==> flow/design.v <==
`timescale 1ns / 1ps
module bitSpeck128_128_hierarchy_carry_sharing(		
		input clk,
		input data_ina, data_inb, data_inc,
		input k_data_ina, k_data_inb, k_data_inc,
		input carry_init_a,carry_init_b,carry_init_c,
		input we, Start,
		output [1:0] cipher_out1, cipher_out2, cipher_out3,
		output rndlessthan32);
reg [5:0] roundcnt;
reg [5:0] shiftcnt;
wire shiftlessthan8, shiftlessthan3, rnd0;
assign shiftlessthan8 = (shiftcnt < 8);
assign shiftlessthan3 = (shiftcnt < 3);
assign rndlessthan32 = (roundcnt < 32);
assign rnd0 =roundcnt[0];
wire rc;
assign rc = (shiftcnt == 6'd0) ? roundcnt[0]: 
					((shiftcnt == 6'd1) ? roundcnt[1]: 
					 ((shiftcnt == 6'd2) ? roundcnt[2]:
						((shiftcnt == 6'd3) ? roundcnt[3]:
						 ((shiftcnt == 6'd4) ? roundcnt[4]:
						  ((shiftcnt == 6'd5) ? roundcnt[5] : 1'b0)))));
assign EN = (rndlessthan32) && (shiftcnt != 6'd63)  && (Start);
always @(posedge clk) begin  
   if (~Start) begin		 
		roundcnt <= 6'd0;
		shiftcnt <= 6'd0;
	end
	else begin  
		if (rndlessthan32) begin
			shiftcnt <= shiftcnt + 1;
			if(~EN) begin
				roundcnt <= roundcnt + 1;
			end	
		end
	end	 
end
wire X_m1, X_m2, X_m3, Y_m1, Y_m2, Y_m3, C_m1, C_m2, C_m3;
wire K_X_m1, K_X_m2, K_X_m3, K_Y_m1, K_Y_m2, K_Y_m3, K_C_m1, K_C_m2, K_C_m3;
wire share_out1, share_out2, share_out3; 
wire share_out11, share_out22, share_out33; 
share datapath1(clk, we, Start, EN,data_ina,  shiftlessthan8, shiftlessthan3, rndlessthan32, 
						rnd0, K_Y_m1, X_m2, Y_m2, C_m2, carry_init_a, X_m1, Y_m1, C_m1, share_out1, share_out11);
share datapath2(clk, we, Start, EN,data_inb,  shiftlessthan8, shiftlessthan3, rndlessthan32, 
						rnd0, K_Y_m2, X_m3, Y_m3, C_m3, carry_init_b, X_m2, Y_m2, C_m2, share_out2, share_out22);
share datapath3(clk, we, Start, EN,data_inc,  shiftlessthan8, shiftlessthan3, rndlessthan32, 
						rnd0, K_Y_m3, X_m1, Y_m1, C_m1, carry_init_c, X_m3, Y_m3, C_m3, share_out3, share_out33);
key_share keysch1(clk, we, Start, EN,k_data_ina, shiftlessthan8, shiftlessthan3, 
						rndlessthan32, rnd0, rc, K_X_m2, K_Y_m2, K_C_m2, K_X_m1, K_Y_m1, K_C_m1);
key_share keysch2(clk, we, Start, EN,k_data_inb,  shiftlessthan8, shiftlessthan3, 
						rndlessthan32, rnd0, 1'b0, K_X_m3, K_Y_m3, K_C_m3, K_X_m2, K_Y_m2, K_C_m2);
key_share keysch3(clk, we, Start, EN,k_data_inc,  shiftlessthan8, shiftlessthan3, 
						rndlessthan32, rnd0, 1'b0, K_X_m1, K_Y_m1, K_C_m1, K_X_m3, K_Y_m3, K_C_m3);
assign cipher_out1 = {share_out1, share_out11};
assign cipher_out2 = {share_out2, share_out22};
assign cipher_out3 = {share_out3, share_out33};
endmodule
module share(
       input clk, we, Start, EN,
		 input share_in,
		 input shiftlessthan8, shiftlessthan3, rndlessthan32,rnd0,
		 input keybit,
		 input Xbit_else, Ybit_else, carry_else, carry_init,
		 output wire Xbit_mine, Ybit_mine, carry_mine, 
		 output wire share_out_x, share_out_y);
wire X_out, Y_out;
wire X_carry;
reg [55:0] X_63_8;
reg [7:0] X_7_0;
assign X_carry = (shiftlessthan8) ? X_7_0[0] : X_out;
wire Y_carry_even, Y_carry_odd, Y_carry_60_0, Y_carry;
reg [60:0] Y_60_0;
reg [2:0]  Y_63_61_even, Y_63_61_odd;
assign Y_carry_even = rnd0 ? Y_out : Y_60_0[0];  
assign Y_carry_odd  = rnd0 ? Y_60_0[0] : Y_out;
assign Y_carry      = rnd0 ? Y_63_61_odd[0]: Y_63_61_even[0];
assign Y_carry_60_0 = rnd0 ? ((shiftlessthan3) ? Y_63_61_odd[0]  : Y_63_61_even[0]): 
												 ((shiftlessthan3) ? Y_63_61_even[0] :  Y_63_61_odd[0]);
assign Xbit_mine = X_63_8[0];
assign Ybit_mine = Y_60_0[0];
always @ (posedge clk) begin
	if (we) begin
		{X_63_8, X_7_0, Y_63_61_even, Y_60_0} <= {share_in, X_63_8, X_7_0, Y_63_61_even, Y_60_0[60:1]}; 
	end
	else if (Start) begin
		if (rndlessthan32) begin
			if (shiftlessthan8) begin
				X_7_0 <= {X_out, X_7_0[7:1]};
			end
			X_63_8 <= {X_carry, X_63_8[55:1]};
			Y_60_0       <= {Y_carry_60_0, Y_60_0[60:1]};
			Y_63_61_even <= {Y_carry_even, Y_63_61_even[2:1]};
			Y_63_61_odd  <= {Y_carry_odd,  Y_63_61_odd[2:1]};
		end
		else begin
			{X_63_8, X_7_0} <= {1'b0, X_63_8, X_7_0[7:1]}; 
			{Y_63_61_even, Y_60_0} <= {1'b0, Y_63_61_even, Y_60_0[60:1]}; 
		end
	end
end
assign share_out_x = X_7_0[0];
assign share_out_y = Y_60_0[0];
share_roundTI myRound(clk, EN, keybit, Xbit_mine, Ybit_mine, Y_carry, Xbit_else, Ybit_else, carry_else, carry_init, X_out, Y_out, carry_mine);
endmodule
module share_roundTI(
		input clk, EN,
		input keybit, Xbit, Ybit1, Ybit2,
		input Xbit_else, Ybit_else, carry_else, carry_init,
		output X_out, Y_out,
		output reg carry);
assign X_out = carry ^ Xbit ^ Ybit1 ^ keybit;
assign Y_out = X_out ^ Ybit2;
always @(posedge clk) begin
	if(~EN) begin
		carry <= carry_init;
	end
	else begin
		carry <= (Xbit && carry) ^ (Xbit && carry_else) ^ (Xbit_else && carry) 
				  ^ (Xbit && Ybit1) ^ (Xbit && Ybit_else) ^ (Xbit_else && Ybit1)  
				  ^ (Ybit1 && carry) ^ (Ybit1 && carry_else) ^ (Ybit_else && carry);
	end
end
endmodule
module key_share(
       input clk, we, Start, EN,
		 input share_in,
		 input shiftlessthan8, shiftlessthan3, rndlessthan32,rnd0,
		 input keybit,
		 input Xbit_else, Ybit_else, carry_else,
		 output wire Xbit_mine, Ybit_mine, carry_mine);	 
wire X_out, Y_out;
wire X_carry;
reg [55:0] X_63_8;
reg [7:0] X_7_0;
assign X_carry = (shiftlessthan8) ? X_7_0[0] : X_out;
wire Y_carry_even, Y_carry_odd, Y_carry_60_0, Y_carry;
reg [60:0] Y_60_0;
reg [2:0]  Y_63_61_even, Y_63_61_odd;
assign Y_carry_even = rnd0 ? Y_out : Y_60_0[0];  
assign Y_carry_odd  = rnd0 ? Y_60_0[0] : Y_out;
assign Y_carry      = rnd0 ? Y_63_61_odd[0]: Y_63_61_even[0];
assign Y_carry_60_0 = rnd0 ? ((shiftlessthan3) ? Y_63_61_odd[0]  : Y_63_61_even[0]): 
												 ((shiftlessthan3) ? Y_63_61_even[0] :  Y_63_61_odd[0]);
assign Xbit_mine = X_63_8[0];
assign Ybit_mine = Y_60_0[0];
always @ (posedge clk) begin
	if (we) begin
		{X_63_8, X_7_0, Y_63_61_even, Y_60_0} <= {share_in, X_63_8, X_7_0, Y_63_61_even, Y_60_0[60:1]}; 
	end
	else if (Start) begin
		if (rndlessthan32) begin
			if (shiftlessthan8) begin
				X_7_0 <= {X_out, X_7_0[7:1]};
			end
			X_63_8 <= {X_carry, X_63_8[55:1]};
			Y_60_0       <= {Y_carry_60_0, Y_60_0[60:1]};
			Y_63_61_even <= {Y_carry_even, Y_63_61_even[2:1]};
			Y_63_61_odd  <= {Y_carry_odd,  Y_63_61_odd[2:1]};
		end
	end
end
key_share_roundTI myRound(clk, EN, keybit, Xbit_mine, Ybit_mine, Y_carry, Xbit_else, Ybit_else, carry_else, X_out, Y_out, carry_mine);
endmodule
module key_share_roundTI(
		input clk, EN,
		input keybit, Xbit, Ybit1, Ybit2,
		input Xbit_else, Ybit_else, carry_else,
		output X_out, Y_out,
		output reg carry);
assign X_out = carry ^ Xbit ^ Ybit1 ^ keybit;
assign Y_out = X_out ^ Ybit2;
always @(posedge clk) begin
	if(~EN) begin
		carry <= 1'b0;
	end
	else begin
		carry <= (Xbit && carry) ^ (Xbit && carry_else) ^ (Xbit_else && carry) 
				  ^ (Xbit && Ybit1) ^ (Xbit && Ybit_else) ^ (Xbit_else && Ybit1)  
				  ^ (Ybit1 && carry) ^ (Ybit1 && carry_else) ^ (Ybit_else && carry);
	end
end
endmodule
==> From RTL to reports: bitSpeck128_128_hierarchy_carry_sharing <==
Tool output for the design above, in the order of the flow.
Line numbers count from 1 in the design file above.
Operators: Yosys type, input widths -> output width; for muxes data width and select width s.
Library cell names are shortened.
{ "inputs": {"top": "bitSpeck128_128_hierarchy_carry_sharing", "clk_port": "clk", "lib": "sky130hd", "pvt_corner": "tt_025C_1v80"} }

==> Word-level counts <==
Yosys after proc, flatten, opt, wreduce and memory -nomap, before mapping. Memory bits, and registers merged into a memory's read port (data or address), are not among the register bits. Print and check cells are not counted. Equal cells are merged and count once.
{ "bits": {"regBits": 804, "out_inout_bits": 7, "word_cells": 316} }
{ "op_classes": {"n_addsub": 2, "compare": 3, "equal": 7, "n_mux": 129, "n_logic": 72, "reduce_and_logical": 65} }
{ "op_table": {"columns": ["cell", "count"], "rows": [
  ["$mux 61", 18],
  ["$mux 56", 18],
  ["$mux 8", 24],
  ["$xor 1x1->1", 70],
  ["$logic_and 1x1->1", 56],
  ["$mux 3", 18],
  ["$mux 1", 51],
  ["$add 6x1->6 const B", 2],
  ["$eq 6x2->1 const B", 2],
  ["$eq 6x3->1 const B", 2],
  ["$reduce_and 2->1", 3],
  ["$reduce_bool 2->1", 3],
  ["$reduce_and 3->1", 2],
  ["$eq 6x1->1 const B", 1],
  ["$lt 6x2->1 const B", 1],
  ["$lt 6x4->1 const B", 1],
  ["$lt 6x6->1 const B", 1],
  ["$ne 6x6->1 const B", 1],
  ["$logic_not 6->1", 1],
  ["$ne 3x3->1 const B", 1],
  ["$not 1->1", 2]
]} }

==> Depth <==
Yosys ltp: most cells in a row. Word level: on the elaborated netlist, between registers, memories and ports. Mapped: between sequential cells and ports; inverters and the memories' decode and read muxes count.
{ "logic_depth": {"word_depth": 13, "ABC_AREA": 0, "depth_mapped": 7, "mapped_depth_nobuf": 7} }

==> After synthesis <==
Yosys stat after the flow's synthesis: flattened, memories mapped to cells. It holds for the ABC_AREA given above (unset counts as 0); a run with the other value may have another netlist.
The area totals of this step are shown rounded.
{ "types": {"columns": ["type", "count", "type_area_um2"], "rows": [
  ["edfxtp_1", 786, 2.36E+04],
  ["dfxtp_1", 18, 360.346],
  ["xnor2_1", 39, 341.578],
  ["xor2_1", 25, 218.96],
  ["nand2_1", 48, 180.173],
  ["o21ai_0", 29, 145.139],
  ["ha_1", 11, 137.632],
  ["mux2i_1", 10, 100.096],
  ["mux2_2", 5, 56.304],
  ["nor2b_1", 9, 56.304],
  ["buf_4", 7, 52.55],
  ["and2_1", 8, 50.048],
  ["nor2_1", 13, 48.797],
  ["buf_2", 9, 45.043],
  ["mux2_4", 3, 45.043],
  ["a211o_1", 5, 43.792],
  ["inv_1", 11, 41.29],
  ["a211oi_1", 5, 37.536]
]} }
Other cell types: 38; their cells: 81.
{ "synth_totals": {"stdcells": 1122, "mapped_area_um2": 26100, "seqArea_um2": 24000, "ffs": 804, "buf_cells": 28} }
By module: a second synthesis without flattening, with its own total; a netlist apart from the flattened one above.
{ "hier_totals": {"cells_unflattened": 1128, "area_unflattened_um2": 26400} }
Each row is one instance without its submodules.
{ "by_module": {"columns": ["mod", "instances", "cells", "mod_area_um2", "mod_seq_area_um2"], "rows": [
  ["share", 3, 150, 4070, 3930],
  ["key_share", 3, 148, 4060, 3930],
  ["bitSpeck128_128_hierarchy_carry_sharing", 1, 84, 741, 240],
  ["share_roundTI", 3, 32, 245, 20.0],
  ["key_share_roundTI", 3, 18, 176, 20.0]
]} }

==> Worst setup path after synthesis <==
Source: OpenSTA report_checks on the synthesized netlist (no wires, ideal clock, input and output delay 20% of the period each), path of least setup slack; recovery checks are left aside. Register names are those of the netlist, which keeps one name where synthesis merged equal registers.
{ "synth_path": {"path_kind": "input to register", "startpoint": "input port we", "endpoint": "register datapath1.X_7_0[0]", "period_ns": 9.29, "setup_ns": 0.442, "arrival_ns": 8.505, "t_required_ns": 8.848, "setup_slack_ns": 0.343, "path_delay_ns": 7.089, "path_stages": 3, "n_path_buf": 1, "period_less_setup_slack_ns": 8.947} }
"path_delay_ns" = arrival - input delay + setup time.
"path_stages" counts driving pins, that of a launching flip-flop among them; a cell with two outputs on the path counts twice.
"period_less_setup_slack_ns" = period - worst setup slack (recovery checks aside). The figure is calculated, with input and output delays left at 20% of the set period.
The rows between start and end are the longest chain of elaborated cells between them; the timing report does not say that the signal goes this way. Where chains are equally long, one stands for them.
Each line given opens the expression or statement behind the cell; cells for indexed reads and writes are added by Yosys, which also makes memories of some case tables.
Only ways into the end's enable, where the timed path ends, are counted here.
{ "synth_between": {"path_cell_list": "clkbuf_1 or2_2 a21boi_0", "elab_chain_cells": 2, "cone_cells": 3, "cone_lines": 0, "classes_between": "eq/ne (1); reduce/logical (2)"} }
{ "synth_lines": {"columns": ["item", "line_no", "rtl"], "rows": [
  ["start: declaration", 7, "input we, Start,"],
  ["$ne 3x3->1", null, null],
  ["$reduce_and 2->1", null, null],
  ["end: assignment", 89, "X_7_0 <= {X_out, X_7_0[7:1]};"],
  ["end: declaration", 70, "reg [7:0] X_7_0;"]
]} }

==> Worst path after layout <==
Path of least setup slack in the final report of job 1 (OpenROAD, finished layout, wires in). Where an end is a register, its clock arrival counts in the times.
{ "layout_path": {"path_kind": "input to register", "startpoint": "input port Start", "endpoint": "register datapath1.X_63_8[6]", "period_ns": 11.1, "setup_ns": 0.37, "arrival_ns": 5.23, "t_required_ns": 11.34, "setup_slack_ns": 6.11, "path_stages": 4, "n_path_buf": 3} }
The rows between start and end are the longest chain of elaborated cells between them; the timing report does not say that the signal goes this way. Where chains are equally long, one stands for them.
Only ways into the end's enable, where the timed path ends, are counted here.
{ "layout_between": {"path_cell_list": "clkdlybuf4s50_1 or2_4 buf_12 buf_4", "elab_chain_cells": 1, "cone_cells": 1, "cone_lines": 0, "classes_between": "reduce/logical (1)"} }
{ "layout_lines": {"columns": ["item", "line_no", "rtl"], "rows": [
  ["start: declaration", 7, "input we, Start,"],
  ["$reduce_bool 2->1", null, null],
  ["end: assignment", 91, "X_63_8 <= {X_carry, X_63_8[55:1]};"],
  ["end: declaration", 69, "reg [55:0] X_63_8;"]
]} }

Lab notebook: bitSpeck128_128_hierarchy_carry_sharing

Top module bitSpeck128_128_hierarchy_carry_sharing; platform sky130hd; tools Yosys and OpenROAD; 2 stored runs in no particular order. Input and output delays are each 20% of the period that was set; the output load is 0.01 pF.
"achieved_clock_period_ns" is the run's clock period less its worst setup slack. It is reckoned from that one timing run; input and output delays stay at 20% of the period that was set.
"worstPathTime_ns" = time allowed to the worst setup path (clock period - input delay - output delay, where it has them) - its slack; a late launch clock adds to it, a late capture clock takes from it.
"design_power_mw" rests on the timing tool's default activity at the inputs, not on a simulated workload.
The measured numbers are rounded.
[
  {
    "run": "job 1",
    "settings": { "period_ns": 11.1, "SETUP_SLACK_MARGIN": 0.84, "CAP_MARGIN": 20, "CORE_MARGIN": 2, "CORE_UTILIZATION": 40, "SLEW_MARGIN": 20 },
    "results": { "synth_area_um2": 26100, "die_um2": 67400, "worstPathTime_ns": 2.77, "critical_path_kind": "input to register", "utilization_pct": 46.4, "achieved_clock_period_ns": 4.990, "finish.stdcell_area_um2": 29900, "holdWs_ns": 0.413, "final_setup_ws_ns": 6.11, "final_setup_tns_ns": 0.000, "design_power_mw": 6.95 }
  },
  {
    "run": "job 2",
    "settings": { "period_ns": 10.9, "CORE_UTILIZATION": 15, "PLACE_DENSITY": 0.36, "TNS_END_PERCENT": 80, "ABC_AREA": 1, "CAP_MARGIN": 30, "SLEW_MARGIN": 20, "MIN_ROUTING_LAYER": "met1", "CORE_MARGIN": 2 },
    "results": { "holdWs_ns": 0.396, "utilization_pct": 18.5, "die_um2": 177000, "achieved_clock_period_ns": 4.915, "design_power_mw": 7.15, "synth_area_um2": 26000, "final_setup_ws_ns": 5.99, "final_setup_tns_ns": 0.000, "worstPathTime_ns": 2.73, "critical_path_kind": "input to register", "finish.stdcell_area_um2": 31900 }
  }
]
